==> flow/design.v <==
module SPI_Master #(
    parameter WIDTH=8
) (
    input   wire                    i_Clk,i_Rst_L,i_TX_DV,i_SPI_MISO,
    input   wire  [WIDTH-1:0]       i_TX_Byte,
    output  wire  [WIDTH-1:0]       o_RX_Byte,
    output  wire                    o_SPI_MOSI,o_TX_Ready,o_SPI_Clk 
);
wire o_trailing_edge,o_leading_edge;
wire cpol = 1'b1;
rst_sync u_rst_sync (
.clk(i_Clk),
.async_rst(i_Rst_L),
.sync_rst(sync_rst)
);
clock_divider u_clock_divider (
.i_rst_l(sync_rst),
.i_clk(i_Clk),
.i_cpol(cpol),
.i_tx_valid(i_TX_DV),
.o_clk(o_SPI_Clk),
.o_tx_rdy(o_TX_Ready),
.o_leading_edge(o_leading_edge),
.o_trailing_edge(o_trailing_edge)
);
serializer #(.WIDTH(WIDTH)) u_serializer(
    .clk(i_Clk),
    .enable(o_leading_edge),
    .rst(sync_rst),
    .data_valid(i_TX_DV),
    .i_data(i_TX_Byte),
    .o_data(o_SPI_MOSI)
    );
deserializer #(.WIDTH(WIDTH)) u_deserializer (
    .clk(i_Clk),
    .enable(o_trailing_edge),
    .rst(sync_rst),
    .i_bit(i_SPI_MISO),
    .o_data(o_RX_Byte)
);
endmodule
module clock_divider #(parameter DIVIDE=8)(
    input wire i_rst_l,
    input wire i_clk,
    input wire i_cpol,
    input wire i_tx_valid,
    output wire o_clk,
    output wire o_tx_rdy,
    output wire o_leading_edge,
    output wire o_trailing_edge
);
localparam N = $clog2(DIVIDE);
wire clock_divided;
reg oclk_en;
reg [N-1:0] counter;
always @(posedge i_clk or negedge i_rst_l) begin
    if(!i_rst_l)
        counter <= 'b0;
    else if(i_tx_valid && i_cpol==1'b1)
        counter <= 'b0;
    else if(i_tx_valid && i_cpol==1'b0)
        counter <= 'b100;
    else if(oclk_en)
        counter <= counter + 'b1;
end
reg [3:0] valid_delayed;
always @(posedge i_clk or negedge i_rst_l) begin
    if(!i_rst_l)
        valid_delayed <= 3'b0;
    else
        valid_delayed <= {i_tx_valid, valid_delayed[3:1]};
end
reg [3:0] edge_counter;
wire clken_valid = oclk_en | valid_delayed[0];
wire finish = (edge_counter==4'd8)?1'b0:1'b1;
always @(posedge i_clk or negedge i_rst_l) begin
    if(!i_rst_l)
        oclk_en <= 1'b0;
    else
        oclk_en <= clken_valid & finish;
end
reg [2:0] leading_counter;
always @(posedge i_clk or negedge i_rst_l) begin
    if(!i_rst_l)
        leading_counter <= 'b0;
    else if(i_tx_valid)
        leading_counter <= 'b0;
    else if(clken_valid)
        leading_counter <= leading_counter + 'b1;
end
always @(posedge i_clk or negedge i_rst_l) begin
    if(!i_rst_l)
        edge_counter <= 4'b0;
    else if(i_tx_valid)
        edge_counter <= 'b0;
    else if(o_trailing_edge)
        edge_counter <= edge_counter + 4'b1;
end
assign clock_divided = counter[N-1];
assign o_tx_rdy      = (edge_counter == 4'd7 && o_trailing_edge)? 1'b1:1'b0;
assign o_clk = (oclk_en)?clock_divided:i_cpol;
assign o_leading_edge = (leading_counter == 3'b0 && clken_valid)?1'b1:1'b0;
assign o_trailing_edge= (counter == 3'b011 & i_cpol || counter == 3'b111 & !i_cpol)?1'b1:1'b0;
endmodule
module deserializer #(
    parameter WIDTH=8
) (
    input  wire                          clk,rst,enable,i_bit,
    output wire [WIDTH-1:0]              o_data 
);
reg [WIDTH-1:0] shift_reg;
always @(posedge clk, negedge rst) begin
    if(!rst)
        shift_reg <= 'b0;
    else if(enable)
        shift_reg <= {shift_reg[WIDTH-2:0], i_bit};
end
assign o_data = shift_reg;
endmodule
module rst_sync (
    input wire clk,
    input wire async_rst,
    output reg sync_rst
);
reg reg_a;
always @(posedge clk, negedge async_rst) begin
    if(!async_rst) begin
        reg_a       <= 1'b0;
        sync_rst    <= 1'b0;
    end else begin
        reg_a       <= 1'b1;
        sync_rst    <= reg_a;
    end
end
endmodule
module serializer #(
    parameter  WIDTH=8
) (
    input  wire clk,enable,rst,data_valid,
    input  wire [WIDTH-1:0] i_data,
    output wire o_data
);
reg [WIDTH-1:0] shift_reg;
 always @(posedge clk or negedge rst) begin
     if (!rst)
        shift_reg <= 'b0;        
     else if(data_valid)
        shift_reg <= i_data;
     else if(enable)
        shift_reg <= {shift_reg[WIDTH-1:0], 1'b0};
 end
assign o_data = shift_reg[WIDTH-1];
endmodule
======== Step by step through the tools: SPI_Master ========
Tool output for the design above, in the order of the flow.
Line numbers count from 1 in the design file above.
Cell names lack the library's common part.
A cell with n/a has no value.
set-up
  top ..................................... SPI_Master
  clock port .............................. i_Clk
  library ................................. sky130hd
  library corner .......................... tt_025C_1v80

======== Word level ========
Source: Yosys, flattened and elaborated, memories not mapped. Widths are those after wreduce. Registers that Yosys merges into a memory's read port (data or address) are not register bits. Print and check cells do not count. Equal cells are merged and count once.
operators by class
  $add $sub $neg .......................... 3
  eq/ne operators ......................... 3
  reduce/logical cells .................... 7
  muxes and demuxes ....................... 13
  bitwise gates (word level) .............. 2
operators by type and width
  kind                                    number
  two-way mux 8 bit                       2
  two-way mux 3 bit                       4
  nonzero test 2 bit                      4
  two-way mux 4 bit                       2
  adder 3 x 1 -> 3 bit with constant B    2
  two-way mux 1 bit                       5
  adder 4 x 1 -> 4 bit with constant B    1
  == test 4 x 3 -> 1 bit with constant B  1
  == test 4 bit with constant B           1
  == test 3 x 2 -> 1 bit with constant B  1
  zero test 3 bit                         1
  logical AND 1 bit                       2
  bitwise AND 1 bit                       1
  bitwise OR 1 bit                        1
bit counts
  input bits .............................. 12
  cells after elaboration ................. 37
  output and inout bits ................... 11
  flip-flop bits (word level) ............. 33

======== Depth ========
Depth = most cells in a row (Yosys ltp): at word level without a register or memory, in the mapped netlist without a sequential cell, where the memories' decode and read muxes count.
logic depth
  depth in word-level cells ............... 5
  ABC_AREA ................................ 0
  gate-level depth with buffers ........... 7
  mapped depth without buffers ............ 5

======== Synthesis result ========
Yosys stat after the flow's synthesis: flattened, memories mapped to cells. It holds for the ABC_AREA given above (unset counts as 0); a run with the other value may have another netlist.
Totals and module areas in this step are rounded.
mapped netlist
  mapped area ............................. 0.00142 mm^2
  buffer cells ............................ 7
  flip-flops .............................. 33
  sequential part of the area ............. 0.000826 mm^2
  standard cells after synthesis .......... 115
cell types
  type      number  total area (um^2)
  dfrtp_1   33      825.792
  mux2_2    8       90.086
  ha_1      6       75.072
  a221o_1   7       70.067
  nor3b_1   6       45.043
  nor2b_1   7       43.792
  nor2_1    10      37.536
  xnor2_1   4       35.034
  buf_2     5       25.024
  inv_1     6       22.522
  mux2i_1   2       20.019
  o21ai_0   4       20.019
  xor2_1    2       17.517
  nand2_1   4       15.014
  nand2b_4  1       13.763
  buf_6     1       11.261
  nor4b_1   1       8.758
  a211oi_1  1       7.507
Other cell types: 7; their cells: 7.
The figures by module come from a second, unflattened synthesis with its own total; it is not the netlist above.
second synthesis, totals
  cells (unflattened synthesis) ........... 119
  area total of the unflattened synthesis .. 0.00146 mm^2
Rows give one instance, submodules left out.
by module
  module                  times used  cells  seq. area (mm^2)  area (mm^2)
  clock_divider           1           64     0.000375          0.000702
  serializer (WIDTH=8)    1           34     0.0002            0.000369
  deserializer (WIDTH=8)  1           17     0.0002            0.000332
  rst_sync                1           3      0.00005           0.0000538
  SPI_Master              1           1      0                 0.0000038

======== Worst setup path after synthesis ========
OpenSTA on the mapped netlist: ideal clock, no wires. The path of least setup slack (recovery checks aside). Input and output delay are each 20% of the period. Register names are those of the netlist, which keeps one name where synthesis merged equal registers.
path post-synthesis
  kind .................................... register to register
  start point ............................. register u_clock_divider.leading_counter[0]
  end point ............................... register u_serializer.shift_reg[1]
  path buffers ............................ 2
  required time ........................... 1.894 ns
  slack ................................... 0.495 ns
  driving pins on the path ................ 8
  path delay .............................. 1.525 ns
  library setup time ...................... 0.126 ns
  arrival time ............................ 1.399 ns
  time at the first pin ................... 0.000 ns
  clock period ............................ 2.02 ns
  synthesis period reached ................ 1.525 ns
"path delay" is the arrival time less input delay plus setup time.
"driving pins on the path" counts driving pins, that of a launching flip-flop among them; a cell with two outputs on the path counts twice.
"synthesis period reached" is the clock period less the worst setup slack; recovery checks do not enter. This is arithmetic on one report: input and output delays are still those of the set period (20% each).
The rows between start and end are the longest chain of elaborated cells between them; the timing report does not say that the signal goes this way. Where chains are equally long, one stands for them.
A line is the first line of the expression or statement that the cell stems from. Yosys adds cells for indexed reads and writes and turns some case tables into memories.
At most two assigning lines are given for a register; there are more.
between the ends, post-synthesis
  cells stage by stage .................... dfrtp_1 inv_1 ha_1 nand2b_4 buf_6 or2_0 buf_2 a221o_1
  length of the longest elaborated chain .. 5
  elaborated cells on any way between the ends .. 6
  source lines of those cells ............. 3
  those cells by class .................... 3 x mux; 3 x reduce/logical
ends and longest elaborated chain, post-synthesis
  what                line  RTL
  start: declaration  82    reg [2:0] leading_counter;
  start: assignment   85    leading_counter <= 'b0;
  start: assignment   89    leading_counter <= leading_counter + 'b1;
  zero test 3 bit     102   assign o_leading_edge = (leading_counter == 3'b0 && clken_valid)?1'b1:1'b0;
  logical AND 1 bit   102
  two-way mux 1 bit   102
  two-way mux 8 bit   149   else if(enable)
  two-way mux 8 bit   147   else if(data_valid)
  end: assignment     148   shift_reg <= i_data;
  end: assignment     150   shift_reg <= {shift_reg[WIDTH-1:0], 1'b0};
  end: declaration    143   reg [WIDTH-1:0] shift_reg;

======== Path in the finished layout ========
Path of least setup slack in the final report of stored run 1 (OpenROAD, finished layout, wires in). Where an end is a register, its clock arrival counts in the times.
path post-layout
  kind .................................... register to output
  start point ............................. register u_clock_divider.counter[0]
  end point ............................... output o_TX_Ready
  clock period ............................ 2.7 ns
  time at the first pin ................... 0.33 ns
  output delay ............................ 0.54 ns
  driving pins on the path ................ 6
  arrival time ............................ 1.86 ns
  path buffers ............................ 1
  slack ................................... 0.30 ns
  required time ........................... 2.16 ns
The rows between start and end are the longest chain of elaborated cells between them; the timing report does not say that the signal goes this way. Where chains are equally long, one stands for them.
At most two assigning lines are given for a register; there are more.
between the ends, post-layout
  cells stage by stage .................... dfrtp_1 ha_1 ha_1 nand2_1 nor3_1 clkdlybuf4s50_1
  length of the longest elaborated chain .. 4
  elaborated cells on any way between the ends .. 4
  source lines of those cells ............. 2
  those cells by class .................... 1 x eq/ne; 2 x mux; 1 x reduce/logical
ends and longest elaborated chain, post-layout
  what                    line  RTL
  start: declaration      55    reg [N-1:0] counter;
  start: assignment       58    counter <= 'b0;
  start: assignment       64    counter <= counter + 'b1;
  == test 3 x 2 -> 1 bit  103   assign o_trailing_edge= (counter == 3'b011 & i_cpol || counter == 3'b111 & !i_cpol)?1'b1:1'b0;
  two-way mux 1 bit       103
  logical AND 1 bit       100   assign o_tx_rdy      = (edge_counter == 4'd7 && o_trailing_edge)? 1'b1:1'b0;
  two-way mux 1 bit       100
  end: declaration        7     output  wire                    o_SPI_MOSI,o_TX_Ready,o_SPI_Clk

Subject: SPI_Master on sky130hd, stored results

Hello all,

2 stored runs of SPI_Master in the flow (synthesis by Yosys, layout by OpenROAD, sky130hd cells), in arbitrary order. Constraints: input delay and output delay 20% of the set period each, output load 0.01 pF.
"critical setup path time": the worst setup path's part of the clock period (all of it between registers, 20% less for each end at a port) less its slack. A launch clock that arrives late makes it longer, a capture clock that arrives late makes it shorter.
"power consumption" is the tool's figure for a default switching activity; nothing was simulated.
The measured numbers are rounded.

======== stored run 1 ========
==> flow/run.sh <==
#!/bin/bash
# the make line also repeats the synthesis and layout settings of config.mk as NAME=value (left out here)
make -C /OpenROAD-flow-scripts/flow DESIGN_CONFIG=/design/flow/config.mk WORK_HOME=/design/flow/orfs CLKGATE_MAP_FILE= finish
==> flow/config.mk <==
export PLATFORM = sky130hd
export DESIGN_NAME = SPI_Master
export DESIGN_NICKNAME = SPI_Master
export VERILOG_FILES = /design/flow/design.v
export SDC_FILE = /design/flow/constraint.sdc
export NUM_CORES = 4
export LEC_CHECK = 0
export CAP_MARGIN = 20
export CORE_MARGIN = 2
export CORE_UTILIZATION = 40
export SLEW_MARGIN = 20
==> flow/constraint.sdc <==
create_clock -name core_clock -period 2.7 [get_ports {i_Clk}]
set_input_delay 0.5400 -clock core_clock [delete_from_list [all_inputs] [get_ports {i_Clk}]]
set_output_delay 0.5400 -clock core_clock [all_outputs]
set_load 0.01 [all_outputs]

-------- measured, stored run 1 --------
  critical setup path time ................ 1.86 ns
  class of the worst setup path ........... register to output
  die footprint ........................... 0.00404 mm^2
  total negative slack .................... 0.000 ns
  power consumption ....................... 1,230 µW
  mapped cell area after synthesis ........ 0.00142 mm^2
  worst setup slack after layout .......... 0.298 ns
  standard-cell area after layout ......... 0.00177 mm^2

======== stored run 2 ========
==> flow/run.sh <==
#!/bin/bash
# the make line also repeats the synthesis and layout settings of config.mk as NAME=value (left out here)
make -C /OpenROAD-flow-scripts/flow DESIGN_CONFIG=/design/flow/config.mk WORK_HOME=/design/flow/orfs CLKGATE_MAP_FILE= finish
==> flow/config.mk <==
export PLATFORM = sky130hd
export DESIGN_NAME = SPI_Master
export DESIGN_NICKNAME = SPI_Master
export VERILOG_FILES = /design/flow/design.v
export SDC_FILE = /design/flow/constraint.sdc
export NUM_CORES = 4
export LEC_CHECK = 0
export ABC_AREA = 1
export CAP_MARGIN = 25
export CORE_ASPECT_RATIO = 0.86
export CORE_MARGIN = 2
export CORE_UTILIZATION = 17
export CTS_CLUSTER_SIZE = 62
export GPL_ROUTABILITY_DRIVEN = 1
export GPL_TIMING_DRIVEN = 0
export MAX_ROUTING_LAYER = met4
export MIN_ROUTING_LAYER = met2
export PLACE_DENSITY = 0.42
export SETUP_SLACK_MARGIN = 0.13
export SLEW_MARGIN = 25
==> flow/constraint.sdc <==
create_clock -name core_clock -period 1.24 [get_ports {i_Clk}]
set_input_delay 0.2480 -clock core_clock [delete_from_list [all_inputs] [get_ports {i_Clk}]]
set_output_delay 0.2480 -clock core_clock [all_outputs]
set_load 0.01 [all_outputs]

-------- measured, stored run 2 --------
  power consumption ....................... 3,040 µW
  total negative slack .................... -0.595 ns
  critical setup path time ................ 1.38 ns
  class of the worst setup path ........... register to output
  mapped cell area after synthesis ........ 0.00146 mm^2
  worst setup slack after layout .......... -0.391 ns
  standard-cell area after layout ......... 0.00213 mm^2
  die footprint ........................... 0.00936 mm^2

Thanks
